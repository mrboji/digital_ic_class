==> flow/design.v <==
module sqrt_u32
	#(
			parameter  DATA_WIDTH = 32,
			parameter  Q_WIDTH = DATA_WIDTH/2,
			parameter  R_WIDTH = Q_WIDTH + 1	)
	(
	input	wire clk,
	input	wire rst_n,
	input	wire valid_in,
	input	wire [DATA_WIDTH-1:0]	data_i,
	output	reg	valid_out,
	output	reg	[Q_WIDTH-1:0]	data_o
    );
	reg 	[DATA_WIDTH-1:0] D  [Q_WIDTH:1];
	reg 	[Q_WIDTH-1:0] Q_z	[Q_WIDTH:1]; 
	reg	 	[Q_WIDTH-1:0] Q_q	[Q_WIDTH:1];
	reg 	valid_flag		    [Q_WIDTH:1];
	always@(posedge	clk or negedge	rst_n)
		begin
			if(!rst_n)
				begin
					D[Q_WIDTH] <= 0;
					Q_z[Q_WIDTH] <= 0;
					Q_q[Q_WIDTH] <= 0;
					valid_flag[Q_WIDTH] <= 0;
				end
			else if(valid_in)
				begin
					D[Q_WIDTH] <= data_i;   
					Q_z[Q_WIDTH] <= {1'b1,{(Q_WIDTH-1){1'b0}}};  
					Q_q[Q_WIDTH] <= 0;  
					valid_flag[Q_WIDTH] <= 1;
				end
			else
				begin
					D[Q_WIDTH] <= 0;
					Q_z[Q_WIDTH] <= 0;
					Q_q[Q_WIDTH] <= 0;
					valid_flag[Q_WIDTH] <= 0;
				end
		end
		generate
			genvar i;
				for(i=Q_WIDTH-1;i>=1;i=i-1)
					begin
						always@(posedge clk or negedge	rst_n)
							begin
								if(!rst_n)
									begin
										D[i] <= 0;
										Q_z[i] <= 0;
										Q_q[i] <= 0;
										valid_flag[i] <= 0;
									end
								else	if(valid_flag[i+1])
									begin
										if(Q_z[i+1]*Q_z[i+1] > D[i+1])
											begin
												Q_z[i] <= {Q_q[i+1][Q_WIDTH-1:i],1'b1,{{i-1}{1'b0}}};
												Q_q[i] <= Q_q[i+1];
											end
										else
											begin
												Q_z[i] <= {Q_z[i+1][Q_WIDTH-1:i],1'b1,{{i-1}{1'b0}}};
												Q_q[i] <= Q_z[i+1];
											end
										D[i] <= D[i+1];
										valid_flag[i] <= 1;
									end
								else
									begin
										valid_flag[i] <= 0;
										D[i] <= 0;
										Q_q[i] <= 0;
										Q_z[i] <= 0;
									end
							end
					end
		endgenerate
		always@(posedge	clk or negedge	rst_n) 
			begin
				if(!rst_n)
					begin
						data_o <= 0;
						valid_out <= 0;
					end
				else	if(valid_flag[1])
					begin
						if(Q_z[1]*Q_z[1] > D[1])
							begin
								data_o <= Q_q[1];
								valid_out <= 1;
							end
						else
							begin
								data_o <= {Q_q[1][Q_WIDTH-1:1],Q_z[1][0]};
								valid_out <= 1;
							end
					end
				else
					begin
						data_o <= 0;
						valid_out <= 0;
					end
			end
endmodule
# Reports on sqrt_u32
# The steps from the RTL of sqrt_u32 to its reports follow in flow order.
# Lines are those of the file above, counted from 1.
# Library cell names are shortened.
inputs:
  top: "sqrt_u32"
  clk_port: "clk"
  cell_library: "sky130hd"
  lib_corner: "tt_025C_1v80"

# Word-level counts
# Source: Yosys, flattened and elaborated. Widths are those after wreduce; folded enables and synchronous resets count as part of the registers. Registers that Yosys merges into a memory's read port (data or address) are not register bits. Print and check cells do not count. Equal cells are merged and count once.
word_totals:
  out_inout_bits: 17
  regBits: 1041
  word_cells: 193
classes:
  n_mul: 16
  muxes: 96
  n_cmp: 16
ops:
  columns: ["op", "n"]
  rows:
  - ["multiplier 16 x 16 -> 32 bit", 16]
  - ["two-way mux 16 bit", 62]
  - ["greater-than comparator 32 bit", 16]
  - ["two-way mux 32 bit", 16]
  - ["two-way mux 1 bit", 18]

# Longest topological paths
# Depth = most cells in a row (Yosys ltp): at word level without a register or memory, in the mapped netlist without a sequential cell, where the memories' decode and read muxes count.
depth:
  depth_word: 4
  ABC_AREA: 1
  depth_mapped: 37
  depth_no_buf: 36

# After synthesis
# Yosys stat after the flow's synthesis: flattened, memories mapped to cells. It holds for the ABC_AREA given above (unset counts as 0); a run with the other value may have another netlist.
types:
  columns: ["cell", "n", "type_area_um2"]
  rows:
  - ["dfrtp_1", 665, 1.66E+04]
  - ["fa_1", 796, 1.59E+04]
  - ["ha_1", 1106, 1.38E+04]
  - ["inv_1", 2673, 1E+04]
  - ["nand2_1", 1989, 7465.91]
  - ["a21oi_1", 291, 1.46E+03]
  - ["xor2_1", 150, 1313.76]
  - ["nor2_1", 282, 1.06E+03]
  - ["nand3_1", 148, 740.71]
  - ["clkbuf_1", 193, 724.445]
  - ["xnor2_1", 75, 656.88]
  - ["o21ai_0", 86, 430.413]
  - ["nand4_1", 53, 331.568]
  - ["nor4_1", 44, 275.264]
  - ["o21bai_1", 32, 240.23]
  - ["nor3_1", 33, 165.158]
  - ["o21a_1", 22, 165.158]
  - ["a21o_1", 21, 157.651]
# Not listed: further types 35, cells in them 142.
mapped:
  mapped_area_um2: 72668.4
  n_buf: 200
  seq_area_um2: 16641.0
  ff_cells: 665
  cell_count: 8801

# Path before layout
# OpenSTA on the mapped netlist: ideal clock, no wires. The path of least setup slack (recovery checks aside). Input and output delay are each 20% of the period. Register names are those of the netlist, which keeps one name where synthesis merged equal registers.
synth_timing:
  kind: "register to register"
  start: "reg Q_z[1][1]"
  end: "reg data_o[0]"
  path_buffers: 2
  t_first_pin_ps: 0
  stages: 28
  tclk_ps: 8180
  delay_ps: 6267
  setup_ps: 77
  setup_slack_ps: 1912
  required_ps: 8103
  t_arrival_ps: 6190
  synth_period_reached_ps: 6268
# "delay_ps" is the arrival time less input delay plus setup time.
# "stages": output pins that drive a net of the path, with the launching flip-flop's if there is one; two outputs of one cell count as two.
# "synth_period_reached_ps" = period - worst setup slack (recovery checks aside). The figure is calculated, with input and output delays left at 20% of the set period.
# Between the ends stands the longest chain of elaborated cells between them, by number of cells; it is not shown to be the way that was timed. Of several equally long chains one is given.
# Each line given opens the expression or statement behind the cell; cells for indexed reads and writes are added by Yosys, which also makes memories of some case tables.
# At most two assigning lines are given for a register; there are more.
synth_between:
  path_cell_list: "dfrtp_1 -> clkbuf_1 -> clkbuf_1 -> nand2_1 -> fa_1 -> inv_1 -> fa_1 -> fa_1 -> fa_1 -> fa_1 -> inv_1 -> fa_1 -> inv_1 -> ha_1 -> nand2_1 -> nor2_1 -> nand2_1 -> nor2_1 -> nand2_1 -> nand3_1 -> nand2_1 -> ha_1 -> nand2_1 -> nor2_1 -> nand4_1 -> nor2_1 -> nand4_1 -> a21oi_1"
  elab_chain_cells: 4
synth_lines:
  columns: ["item", "line", "rtl"]
  rows:
  - ["start, declared", 15, "reg [Q_WIDTH-1:0] Q_z [Q_WIDTH:1];"]
  - ["start, assigned", 59, "Q_z[i] <= {Q_q[i+1][Q_WIDTH-1:i],1'b1,{{i-1}{1'b0}}};"]
  - ["start, assigned", 64, "Q_z[i] <= {Q_z[i+1][Q_WIDTH-1:i],1'b1,{{i-1}{1'b0}}};"]
  - ["multiplier 16 x 16 -> 32 bit", 89, "if(Q_z[1]*Q_z[1] > D[1])"]
  - ["greater-than comparator 32 bit", 89, null]
  - ["two-way mux 1 bit", 89, null]
  - ["two-way mux 16 bit", 87, "else if(valid_flag[1])"]
  - ["end, assigned", 91, "data_o <= Q_q[1];"]
  - ["end, assigned", 96, "data_o <= {Q_q[1][Q_WIDTH-1:1],Q_z[1][0]};"]
  - ["end, declared", 12, "output reg [Q_WIDTH-1:0] data_o"]

# Timing after layout
# Path of least setup slack in the final report of flow run A (OpenROAD, finished layout, wires in). Where an end is a register, its clock arrival counts in the times.
# The path's times are printed in steps of 10 ps; the period is the one set.
layout_timing:
  kind: "register to register"
  start: "reg Q_z[1][1]"
  end: "reg data_o[0]"
  t_arrival_ps: 7980
  setup_ps: 70
  required_ps: 11700
  t_first_pin_ps: 650
  setup_slack_ps: 3730
  path_buffers: 0
  tclk_ps: 11100
  stages: 29
# Between the ends stands the longest chain of elaborated cells between them, by number of cells; it is not shown to be the way that was timed. Of several equally long chains one is given.
# At most two assigning lines are given for a register; there are more.
layout_between:
  path_cell_list: "dfrtp_1 -> nand2_1 -> xor2_1 -> ha_1 -> o21bai_1 -> fa_1 -> inv_1 -> fa_1 -> inv_1 -> fa_1 -> fa_1 -> inv_1 -> fa_1 -> inv_1 -> ha_1 -> nand2_1 -> nor2_2 -> nand3_1 -> nand3b_1 -> nand2_1 -> nand3_1 -> nand2_1 -> ha_1 -> nand2_1 -> nor2_1 -> nand4_1 -> nor2_1 -> nand4_1 -> a21oi_1"
  elab_chain_cells: 4
layout_lines:
  columns: ["item", "line", "rtl"]
  rows:
  - ["start, declared", 15, "reg [Q_WIDTH-1:0] Q_z [Q_WIDTH:1];"]
  - ["start, assigned", 59, "Q_z[i] <= {Q_q[i+1][Q_WIDTH-1:i],1'b1,{{i-1}{1'b0}}};"]
  - ["start, assigned", 64, "Q_z[i] <= {Q_z[i+1][Q_WIDTH-1:i],1'b1,{{i-1}{1'b0}}};"]
  - ["multiplier 16 x 16 -> 32 bit", 89, "if(Q_z[1]*Q_z[1] > D[1])"]
  - ["greater-than comparator 32 bit", 89, null]
  - ["two-way mux 1 bit", 89, null]
  - ["two-way mux 16 bit", 87, "else if(valid_flag[1])"]
  - ["end, assigned", 91, "data_o <= Q_q[1];"]
  - ["end, assigned", 96, "data_o <= {Q_q[1][Q_WIDTH-1:1],Q_z[1][0]};"]
  - ["end, declared", 12, "output reg [Q_WIDTH-1:0] data_o"]

# sqrt_u32 through Yosys and OpenROAD on sky130hd: 2 stored runs, unordered, with their settings and measured results. The constraints put input and output delay at 20% of the set period each and load the outputs with 0.01 pF.
# "timing.achieved_period_ps" is the run's clock period less its worst setup slack. It is reckoned from that one timing run; input and output delays stay at 20% of the period that was set.
runs:
  - name: "flow run A"
    settings:
      period_ns: 11.1
      CORE_UTILIZATION: 60
      SETUP_SLACK_MARGIN: -0.67
      PLACE_DENSITY: 0.67
      CORE_ASPECT_RATIO: 0.54
      ABC_AREA: 1
      GPL_ROUTABILITY_DRIVEN: 1
      CTS_CLUSTER_DIAMETER: 400
      SLEW_MARGIN: 20
      MAX_ROUTING_LAYER: "met5"
      CAP_MARGIN: 20
      CORE_MARGIN: 2
    results:
      yosys_chip_area_um2: 72668.4
      design_die_area_um2: 124046.0
      cell_area_final_um2: 77068.9
      layout_utilization_frac: 0.644
      fin_ws_ps: 3727
      tns_setup_ps: 0
      worst_hold_slack_ps: 445
      timing.achieved_period_ps: 7373
  - name: "flow run B"
    settings:
      period_ns: 7.41
      CORE_UTILIZATION: 54
      CAP_MARGIN: 20
      CORE_MARGIN: 2
      SLEW_MARGIN: 20
    results:
      yosys_chip_area_um2: 69653.1
      design_die_area_um2: 131874.0
      cell_area_final_um2: 75837.7
      layout_utilization_frac: 0.593
      fin_ws_ps: 267
      tns_setup_ps: 0
      worst_hold_slack_ps: 466
      timing.achieved_period_ps: 7143
